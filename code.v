==> flow/design.v <==
`timescale 1ns / 1ps
`default_nettype none
module code(
			input wire clk,
			input wire reset,
			input wire start,
			input wire [6:0] addr,
			input wire [31:0] data,
			output reg i2c_sda,
			output wire i2c_scl,
			output reg ready,
			output reg stop,
			output wire output1,
			output wire output2,
			output wire output3,
			output wire output4
    );
parameter STATE_IDLE=0;
parameter STATE_START=1;
parameter STATE_ADDR=2;
parameter STATE_RW=3;
parameter STATE_WACK=4;
parameter STATE_DATA=5;
parameter STATE_WACK2=6;
parameter STATE_STOP=7;
reg [7:0] state=0;
reg [14:0] count;
reg [6:0] saved_addr;
reg [31:0] saved_data;
reg i2c_scl_enable=0;
wire wack1;  
wire wack2;  
reg wack11=0;
reg wack22=0;
assign wack1=wack11;  
assign wack2=wack22;   
assign i2c_scl = (i2c_scl_enable == 0) ? 1 : ~clk;
always @(negedge clk)  
	begin
		if(reset ==1)
			begin
				i2c_scl_enable<=0;
			end 
		else
			begin
				if(( state==STATE_IDLE)||(state==STATE_START)||(state==STATE_STOP))
				i2c_scl_enable<=0;
				else 
				i2c_scl_enable<=1;
	      end
end
always @(posedge clk) 
	begin  
			if(reset==1) begin
				state<=STATE_IDLE;
				i2c_sda<=1;
			end
			else 
				begin
				case(state)
						STATE_IDLE:  begin 
								i2c_sda<=1;
										if(start) begin
											state<=STATE_START;
											ready<=0;
											stop<=0;
										end
										else 
											state<=STATE_IDLE;
						end  
						STATE_START: begin  
									i2c_sda<=0; 
									saved_addr<=addr;
									saved_data<=data;
									ready<=1'b1;
									stop<=0;
									state<= STATE_ADDR;
									count<=6;
						end  
						STATE_ADDR: begin
								  i2c_sda<=saved_addr[count];
							     ready<=0; 
								  stop<=0;
										if(count==0) state<= STATE_RW;
										else count <= count-1;
						end  
						STATE_RW: begin
								 i2c_sda<=1;    
								 ready<=0;
								 stop<=0;
								 state<= STATE_WACK;
              		end  
						STATE_WACK : begin
								if((address==addr1)||(address==addr2)||(address==addr3)||(address==addr4))
										i2c_sda<=1;
								else
										i2c_sda<=0;	
								ready<=0;
								stop<=0;
								state<=STATE_DATA;
								count<=31;
						end  
						STATE_DATA : begin
								i2c_sda<= saved_data[count];
								ready<=0; 
								stop<=0;
									if(count ==0) state <=STATE_WACK2;
									else count<= count-1;
						end  
						STATE_WACK2 : begin
								i2c_sda<=wack2;
								ready<=0;
								stop<=0;
								state<=STATE_STOP;
						end  
						STATE_STOP: begin
								i2c_sda<=1;
								ready<=0;
								stop<=1;
								state<= STATE_IDLE;
					end 
				endcase
			end  
		end  
wire [6:0] address;  
reg [7:0] counter=6;
reg [7:0] rx_state=8;
parameter RX_IDLE=8;
parameter RX_ADDR=9;
parameter RX_RD_WR_ENABLE=10;
parameter RX_WACK1=11;
parameter RX_OUTPUT=12;
parameter RX_WACK2=13;
parameter RX_NON_OUTPUT=14;
parameter RX_STOP=15;
reg [6:0] addr1=7'b1111000;
reg [6:0] addr2=7'b1100110;
reg [6:0] addr3=7'b1110001;
reg [6:0] addr4=7'b1010101;
reg [6:0] address1;  
wire reset1;  
wire start1;  
assign start1=start;
assign reset1=reset;
assign address=address1;  
reg output11=0;  
reg output22=0;  
reg output33=0;  
reg output44=0;  
assign output1=output11;  
assign output2=output22;  
assign output3=output33;  
assign output4=output44;  
always @(posedge clk)
 begin  
		case(rx_state)
				RX_IDLE:  begin 
									if(ready) begin
									rx_state<=RX_ADDR;
										counter<=6;
											output11<=0;
												output22<=0;
													output33<=0;
														output44<=0;end
									else begin 
									rx_state<=RX_IDLE;
										output11<=0;
											output22<=0;
												output33<=0;
													output44<=0; end			
				end 
			   RX_ADDR: begin
					 address1[counter]<=i2c_sda; 
					 output11<=0;output22<=0;output33<=0;output44<=0;
				   if(counter==0) begin
							rx_state<= RX_RD_WR_ENABLE;
					  end		
					else counter <= counter-1; 
			    end  
				RX_RD_WR_ENABLE: 	begin
             			rx_state<= RX_WACK1;	
							output11<=0;output22<=0;output33<=0;output44<=0;					
  				end 
				RX_WACK1:	begin
						if((address==addr1)||(address==addr2)||(address==addr3)||(address==addr4))
								begin wack11<=1;
								rx_state<=RX_OUTPUT; 
								counter<=31;
							   end
						else
								begin wack11<=0; 
								rx_state<=RX_NON_OUTPUT; 
								counter<=31;
								end
			   end
			  RX_OUTPUT: 	begin
							        if(address==addr1)
						           	begin
							           output11<= i2c_sda; wack22<=1;
					                      if(counter ==0) rx_state <=RX_WACK2;
					                  else counter<= counter-1;
					              end 
						           else if(address==addr2)
							         begin
							            output22<= i2c_sda; wack22<=1;
					                    if(counter ==0) rx_state <=RX_WACK2;
					                     else counter<= counter-1;
					              end 
	          					  else if(address==addr3)
				          			begin
							            output33<= i2c_sda;wack22<=1;
					                    if(counter ==0) rx_state <=RX_WACK2;
					                      else counter<= counter-1;
					               end 
						           else if(address==addr4)
							          begin
							            output44<= i2c_sda;wack22<=1;
					                     if(counter ==0) rx_state <=RX_WACK2;
					                      else counter<= counter-1;
					               end 
						             else 
						                begin 
							                 output44<=0; 
												  output33<=0;
												  output22<=0;
												  output11<=0;
												  wack11<=0;
												  wack22<=0;
					                         if(counter ==0) rx_state <=RX_WACK2;
					                           else counter<= counter-1;
					                    end 
				end
				RX_NON_OUTPUT:	begin
							      output44<=0; output33<=0; output22<=0; output11<=0;
									if(counter ==0) rx_state<=RX_WACK2;
					            else counter<= counter-1;
			   end 
			   RX_WACK2:	 begin 
								wack22<=1; 
								rx_state<=RX_STOP;
								output11<=0;output22<=0;output33<=0;output44<=0;
				end
				RX_STOP: 	begin 
								output11<=0;output22<=0;output33<=0;output44<=0;
								wack11<=0;
								wack22<=0;
								rx_state<=RX_IDLE; 
   			end	
  	endcase  
 end  
endmodule
# == From RTL to reports: code ==
# What the tools print for code, step after step.
# Line numbers count from 1 in the design file above.
# Operators carry their Yosys type and port widths (W data, S select, Z words).
# Cell names lack the library's common part.
# Not given: n/a
# setup
design,code
clock_port,clk
lib,sky130hd
lib_corner,tt_025C_1v80

# == After elaboration ==
# Counts by Yosys on the flattened word-level netlist (proc, flatten, opt, wreduce; memories kept). Register bits leave out memories and registers merged into their read ports (data or address). Print and check cells are left out. Cells with the same type and inputs are merged into one.
# classes
add_sub_neg,3
n_mul,0
div,0
n_cmp,0
n_eq,36
n_shift,4
n_mux,43
n_logic,5
reduce_and_logical,35
# op_table
op,n
$eq A8 B4 Y1 const B,8
$pmux W8 S8,1
$pmux W8 S7,1
$mux W8,6
$pmux W15 S3,1
$shiftx A32 B15 Y1,1
$eq A8 B3 Y1 const B,4
$eq A7 B7 Y1 const B,4
$pmux W8 S3,1
$mux W1,23
$ne A2 B2 Y1 const B,10
$ne A3 B3 Y1 const B,6
$reduce_and A3 Y1,6
$reduce_or A6 Y1,3
$reduce_and A4 Y1,4
$eq A8 B2 Y1 const B,2
$logic_not A8 Y1,2
$reduce_bool A8 Y1,2
$sub A15 B1 Y15 const B,1
$logic_not A15 Y1,1
$shiftx A7 B15 Y1,1
$mux W15,1
$shift A1 B9 Y7,1
$shift A1 B9 Y7 const A,1
$reduce_bool A3 Y1,3
$neg A8 Y9,1
$pmux W1 S3,3
$sub A8 B1 Y8 const B,1
# Other operator kinds: 17; their cells: 27.
# word_totals
regBits,94
latchBits,0
mem_bits_rw,0
rom_bits,0
clocked_rd_ports_x_width,0
n_memories,0
input_bits,42
output_inout_bits,8
word_cells,142

# == Depth ==
# Longest topological path by Yosys (ltp), each cell counted once; first at word level (registers and memories cut), then after technology mapping (sequential cells cut; the memories' decode and read muxes count).
# logic_depth
word_depth,6
ABC_AREA,0
depth_mapped,9

# == Netlist ==
# Yosys stat after the flow's synthesis: flattened, memories mapped to cells. It holds for the ABC_AREA given above (unset counts as 0); a run with the other value may have another netlist.
# Totals and module areas in this step are rounded.
# mapped
stdcells,333
yosys_area_mm2,0.00411
seqArea_mm2,0.00247
flip_flops,84
buffers,19
# types
type,n,area_total_um2
edfxtp_1,79,2.37E+03
mux4_2,9,202.694
nor2_1,36,135.13
xnor2_1,13,113.859
dfxtp_1,5,100.096
nand2_1,25,93.84
mux2_2,8,90.086
o21ai_0,18,90.086
a21oi_1,14,70.067
xor2_1,8,70.067
nand2b_1,10,62.56
mux2i_1,6,60.058
nor3_1,12,60.058
clkbuf_1,15,56.304
nor4_1,8,50.048
ha_1,3,37.536
inv_1,9,33.782
nor4bb_1,3,30.029
# Other cell types: 34; their cells: 52.

# Measured data: module code, platform sky130hd, 2 stored runs of the flow under differing settings, order arbitrary. Input and output delays are each 20% of the period that was set; the output load is 0.01 pF.
# By "power.total_uw" is meant OpenSTA's value without simulated activity: inputs other than the clock are taken to toggle once in ten clock periods, and the tool carries that through the logic.
# Measured values are rounded.
# Among the settings, n/a means not set for that run.
setting or result,stored run 1,stored run 2
period_ns,3.19,4.92
CORE_UTILIZATION,62,52
SETUP_SLACK_MARGIN,0.5,n/a
PLACE_DENSITY,0.5,n/a
CELL_PAD_IN_SITES_GLOBAL_PLACEMENT,1,n/a
CELL_PAD_IN_SITES_DETAIL_PLACEMENT,0,n/a
TNS_END_PERCENT,40,n/a
ABC_AREA,0,n/a
GPL_TIMING_DRIVEN,1,n/a
GPL_ROUTABILITY_DRIVEN,0,n/a
CTS_CLUSTER_SIZE,88,n/a
SLEW_MARGIN,35,20
MAX_ROUTING_LAYER,met5,n/a
CAP_MARGIN,20,20
CORE_MARGIN,2,2
dieArea_mm2,0.0073,0.00864
power.total_uw,3360,2230
finalCellArea_mm2,0.00496,0.00496
synth_chip_area_mm2,0.00411,0.00411
worst_hold_slack_ps,613,625
worst_setup_slack_ps,-37,108
post_route_util_frac,0.777,0.646
fin_tns_ps,-37,0
